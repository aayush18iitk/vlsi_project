==> flow/design.v <==
module MUL_datapath (eqz, LdA, LdB, LdP, clrP, decB, data_in, clk);
input LdA, LdB, LdP, clrP, decB, clk;
input [15:0] data_in;
output eqz;
wire [15:0] X, Y, Z, Bout, Bus;
PIPO1 A (X, Bus, LdA, clk);
PIPO2 P (Y, Z, LdP, clrP, clk);
CNTR B (Bout, Bus, LdB, decB, clk);
ADD AD (Z, X, Y);
EQZ COMP (eqz, Bout);
endmodule
module PIPO1 (dout, din, ld, clk);
input [15:0] din;
input ld, clk;
output reg [15:0] dout;
always @(posedge clk)
    if (ld) dout <= din;
endmodule
module ADD (out, in1, in2);
input [15:0] in1, in2;
output reg [15:0] out;
always @(*)
    out = in1 + in2;
endmodule
module PIPO2 (dout, din, ld,
clr, clk);
input [15:0] din;
input ld, clr, clk;
output reg [15:0] dout;
always @(posedge clk)
  if(clr) dout <= 16'h0;
    else if (ld) dout <= din;
endmodule
module EQZ (eqz, data);
input [15:0] data;
output eqz;
assign eqz = (data == 0);
endmodule
module CNTR (dout, din, ld, dec, clk);
input [15:0] din;
input ld, dec, clk;
output reg [15:0] dout;
always @(posedge clk)
    if (ld) dout <= din;
    else if (dec) dout <= dout - 1; 
endmodule
module controller (LdA, LdB, LdP, clrP, decB, done, clk, eqz, start);
input clk, eqz, start;
output reg LdA, LdB, LdP, clrP, decB, done;
reg [2:0] state;
parameter S0=3'b000, S1=3'b001, S2=3'b010, S3=3'b011, S4=3'b100;
always @(posedge clk)
begin
case (state)
    S0: if (start) state <= S1;
    S1: state <= S2;
    S2: state <= S3;
    S3: #2 if (eqz) state <= S4;
    S4: state <= S4;
    default: state <= S0;
endcase
end
always @(state)
begin
case (state)
    S0: begin #1 LdA = 0; LdB = 0; LdP = 0; clrP = 0; decB = 0; end
    S1: begin #1 LdA = 1; end
    S2: begin #1 LdA = 0; LdB = 1; clrP = 1; end
    S3: begin #1 LdB = 0; LdP = 1; clrP = 0; decB = 1; end
    S4: begin #1 done = 1; LdB = 0; LdP = 0; decB = 0; end
    default: begin #1 LdA = 0; LdB = 0; LdP = 0; clrP = 0; decB = 0; end
endcase
end
endmodule
======== Reports on MUL_datapath ========
Tool output for the design above, in the order of the flow.
Line numbers count from 1 in the design file above.
Cell names lack the library's common part.
Not given: n/a
design
  top module .............................. MUL_datapath
  clock port .............................. clk
  library ................................. sky130hd
  timing corner ........................... tt_025C_1v80

======== Word level ========
Counts by Yosys on the flattened word-level netlist (proc, flatten, opt, wreduce; memories kept). Register bits leave out memories and registers merged into their read ports (data or address). Print and check cells are left out. Cells with the same type and inputs are merged into one.
cells by class
  $add $sub $neg .......................... 1
  multiply operators ...................... 0
  divide/modulo/power cells ............... 0
  $lt $le $gt $ge ......................... 0
  equality and inequality tests ........... 0
  shifts and indexed selects .............. 0
  muxes and demuxes ....................... 2
  bitwise gates (word level) .............. 0
  reduce/logical cells .................... 2
operators by type and width
  kind                                         number
  2-to-1 mux 16 bit                            2
  subtractor 16 x 1 -> 16 bit with constant B  1
  zero test 16 bit                             1
  nonzero test 2 bit                           1
word-level totals
  register bits after elaboration ......... 16
  latch bits .............................. 0
  bits in writable memories ............... 0
  memory bits (read-only) ................. 0
  word width x clocked read ports ......... 0
  memories kept ........................... 0
  input port bits ......................... 22
  output and inout bits ................... 1
  cells after elaboration ................. 6

======== Longest topological paths ========
Depth = most cells in a row (Yosys ltp): at word level without a register or memory, in the mapped netlist without a sequential cell, where the memories' decode and read muxes count.
depth
  depth in word-level cells ............... 3
  ABC_AREA ................................ 0
  depth in mapped cells ................... 7
  gate-level depth less buffers ........... 6

======== After synthesis ========
Yosys stat after the flow's synthesis: flattened, memories mapped to cells. It holds for the ABC_AREA given above (unset counts as 0); a run with the other value may have another netlist.
cell types
  cell      number  total area (um^2)
  edfxtp_1  16      480.461
  xor2_1    10      87.584
  xnor2_1   3       26.275
  or4_4     2       22.522
  nor3_1    4       20.019
  nor4_1    3       18.768
  or3_1     3       18.768
  nor2_1    4       15.014
  ha_1      1       12.512
  nor3b_2   1       12.512
  inv_1     3       11.261
  nand2_1   3       11.261
  nand2b_1  1       6.256
  or2_2     1       6.256
  buf_2     1       5.005
  o21ai_0   1       5.005
mapped netlist
  mapped cells ............................ 57
  cell area after synthesis ............... 759.5 um^2
  area of sequential cells ................ 480.5 um^2
  mapped flip-flops ....................... 16
  buffer cells ............................ 1
By module: a second synthesis without flattening, with its own total; a netlist apart from the flattened one above.
second synthesis, totals
  cell total of the unflattened synthesis .. 94
  area (unflattened synthesis) ............ 979.7 um^2
Rows give one instance, submodules left out.
modules
  module        times used  cells  area (um^2)  sequential area (um^2)
  CNTR          1           88     942.2        480.5
  EQZ           1           5      33.8         0.0
  MUL_datapath  1           1      3.8          0.0

======== Worst setup path after synthesis ========
OpenSTA on the mapped netlist: ideal clock, no wires. The path of least setup slack (recovery checks aside). Input and output delay are each 20% of the period. Register names are those of the netlist, which keeps one name where synthesis merged equal registers.
timing path after synthesis
  path type ............................... register -> output
  start ................................... register B.dout[8]
  end ..................................... output eqz
  clock period ............................ 4.39 ns
  output delay ............................ 0.878 ns
  launch time at the first pin ............ 0.000 ns
  arrival time ............................ 1.818 ns
  required time ........................... 3.512 ns
  setup slack ............................. 1.694 ns
  delay of the path ....................... 1.818 ns
  driving pins on the path ................ 4
  buffers on the path ..................... 0
  synthesis period reached ................ 2.696 ns
"delay of the path" = arrival - input delay + setup time.
At an output port there is no setup time.
"driving pins on the path" counts driving pins, that of a launching flip-flop among them; a cell with two outputs on the path counts twice.
"synthesis period reached" is the clock period less the worst setup slack; recovery checks do not enter. This is arithmetic on one report: input and output delays are still those of the set period (20% each).
Between the ends stands the longest chain of elaborated cells between them, by number of cells; it is not shown to be the way that was timed. Of several equally long chains one is given.
Each line given opens the expression or statement behind the cell; cells for indexed reads and writes are added by Yosys, which also makes memories of some case tables.
on the way, after synthesis
  cell sequence ........................... edfxtp_1 -> or4_4 -> or4_4 -> nor4_1
  cells in the longest elaborated chain ... 1
  elaborated cells on any way between the ends .. 1
  source lines of those cells ............. 1
  those cells by class .................... 1 x reduce/logical
RTL lines, path after synthesis
  item              line  source
  start, declared   42    output reg [15:0] dout;
  start, assigned   44    if (ld) dout <= din;
  start, assigned   45    else if (dec) dout <= dout - 1;
  zero test 16 bit  37    assign eqz = (data == 0);
  end, declared     4     output eqz;

======== Worst path after layout ========
Path of least setup slack in the final report of flow run A (OpenROAD, finished layout, wires in). Where an end is a register, its clock arrival counts in the times.
timing path after layout
  path type ............................... register -> output
  start ................................... register B.dout[10]
  end ..................................... output eqz
  clock period ............................ 2.02 ns
  output delay ............................ 0.40 ns
  launch time at the first pin ............ 0.28 ns
  arrival time ............................ 1.95 ns
  required time ........................... 1.62 ns
  setup slack ............................. -0.33 ns
  driving pins on the path ................ 5
  buffers on the path ..................... 1
Between the ends stands the longest chain of elaborated cells between them, by number of cells; it is not shown to be the way that was timed. Of several equally long chains one is given.
on the way, after layout
  cell sequence ........................... edfxtp_1 -> or4_4 -> or4_4 -> nor4_4 -> buf_2
  cells in the longest elaborated chain ... 1
  elaborated cells on any way between the ends .. 1
  source lines of those cells ............. 1
  those cells by class .................... 1 x reduce/logical
RTL lines, path after layout
  item              line  source
  start, declared   42    output reg [15:0] dout;
  start, assigned   44    if (ld) dout <= din;
  start, assigned   45    else if (dec) dout <= dout - 1;
  zero test 16 bit  37    assign eqz = (data == 0);
  end, declared     4     output eqz;

Data sheet: physical implementation of MUL_datapath

Below are 2 stored runs of the flow (Yosys, OpenROAD; platform sky130hd) on MUL_datapath, each with its settings and what was measured, unordered. Constraints: input delay and output delay 20% of the set period each, output load 0.01 pF.
"achieved period" means the clock period less the worst setup slack. The figure is calculated, with input and output delays left at 20% of the set period.
"time used up by the worst setup path" means the part of the period allowed to the worst setup path (the constraints hold back 20% at inputs and 20% at outputs) less its slack; where the path has registers, the arrival times of their clocks count too.
By "total power after layout" is meant OpenSTA's value without simulated activity: inputs other than the clock are taken to toggle once in ten clock periods, and the tool carries that through the logic.

---- flow run A ----
settings
  period_ns = 2.02
  CAP_MARGIN = 20
  CORE_MARGIN = 2
  CORE_UTILIZATION = 40
  SLEW_MARGIN = 20
results
  die footprint ........................... 2263.4 um^2
  chip area in the Yosys report ........... 759.5 um^2
  worst setup slack after layout .......... -0.333 ns
  lowest hold slack ....................... 0.568 ns
  utilization after layout ................ 58.5 %
  achieved period ......................... 2.353 ns
  area of the standard cells in the finished layout .. 1032.2 um^2
  total power after layout ................ 0.9951 mW
  time used up by the worst setup path .... 1.95 ns
  class of the worst setup path ........... register -> output
  final setup TNS ......................... -0.491 ns

---- flow run B ----
settings
  period_ns = 2.53
  CORE_UTILIZATION = 32
  SETUP_SLACK_MARGIN = 0.07
  PLACE_DENSITY_LB_ADDON = 0.23
  CORE_ASPECT_RATIO = 0.51
  TNS_END_PERCENT = 55
  ABC_AREA = 0
  GPL_TIMING_DRIVEN = 0
  CTS_CLUSTER_SIZE = 73
  MAX_ROUTING_LAYER = met5
  CAP_MARGIN = 20
  CORE_MARGIN = 2
  SLEW_MARGIN = 20
results
  die footprint ........................... 2801.2 um^2
  chip area in the Yosys report ........... 759.5 um^2
  worst setup slack after layout .......... 0.078 ns
  lowest hold slack ....................... 0.565 ns
  utilization after layout ................ 42.7 %
  achieved period ......................... 2.452 ns
  area of the standard cells in the finished layout .. 943.4 um^2
  total power after layout ................ 0.7942 mW
  time used up by the worst setup path .... 1.95 ns
  class of the worst setup path ........... register -> output
  final setup TNS ......................... 0.000 ns
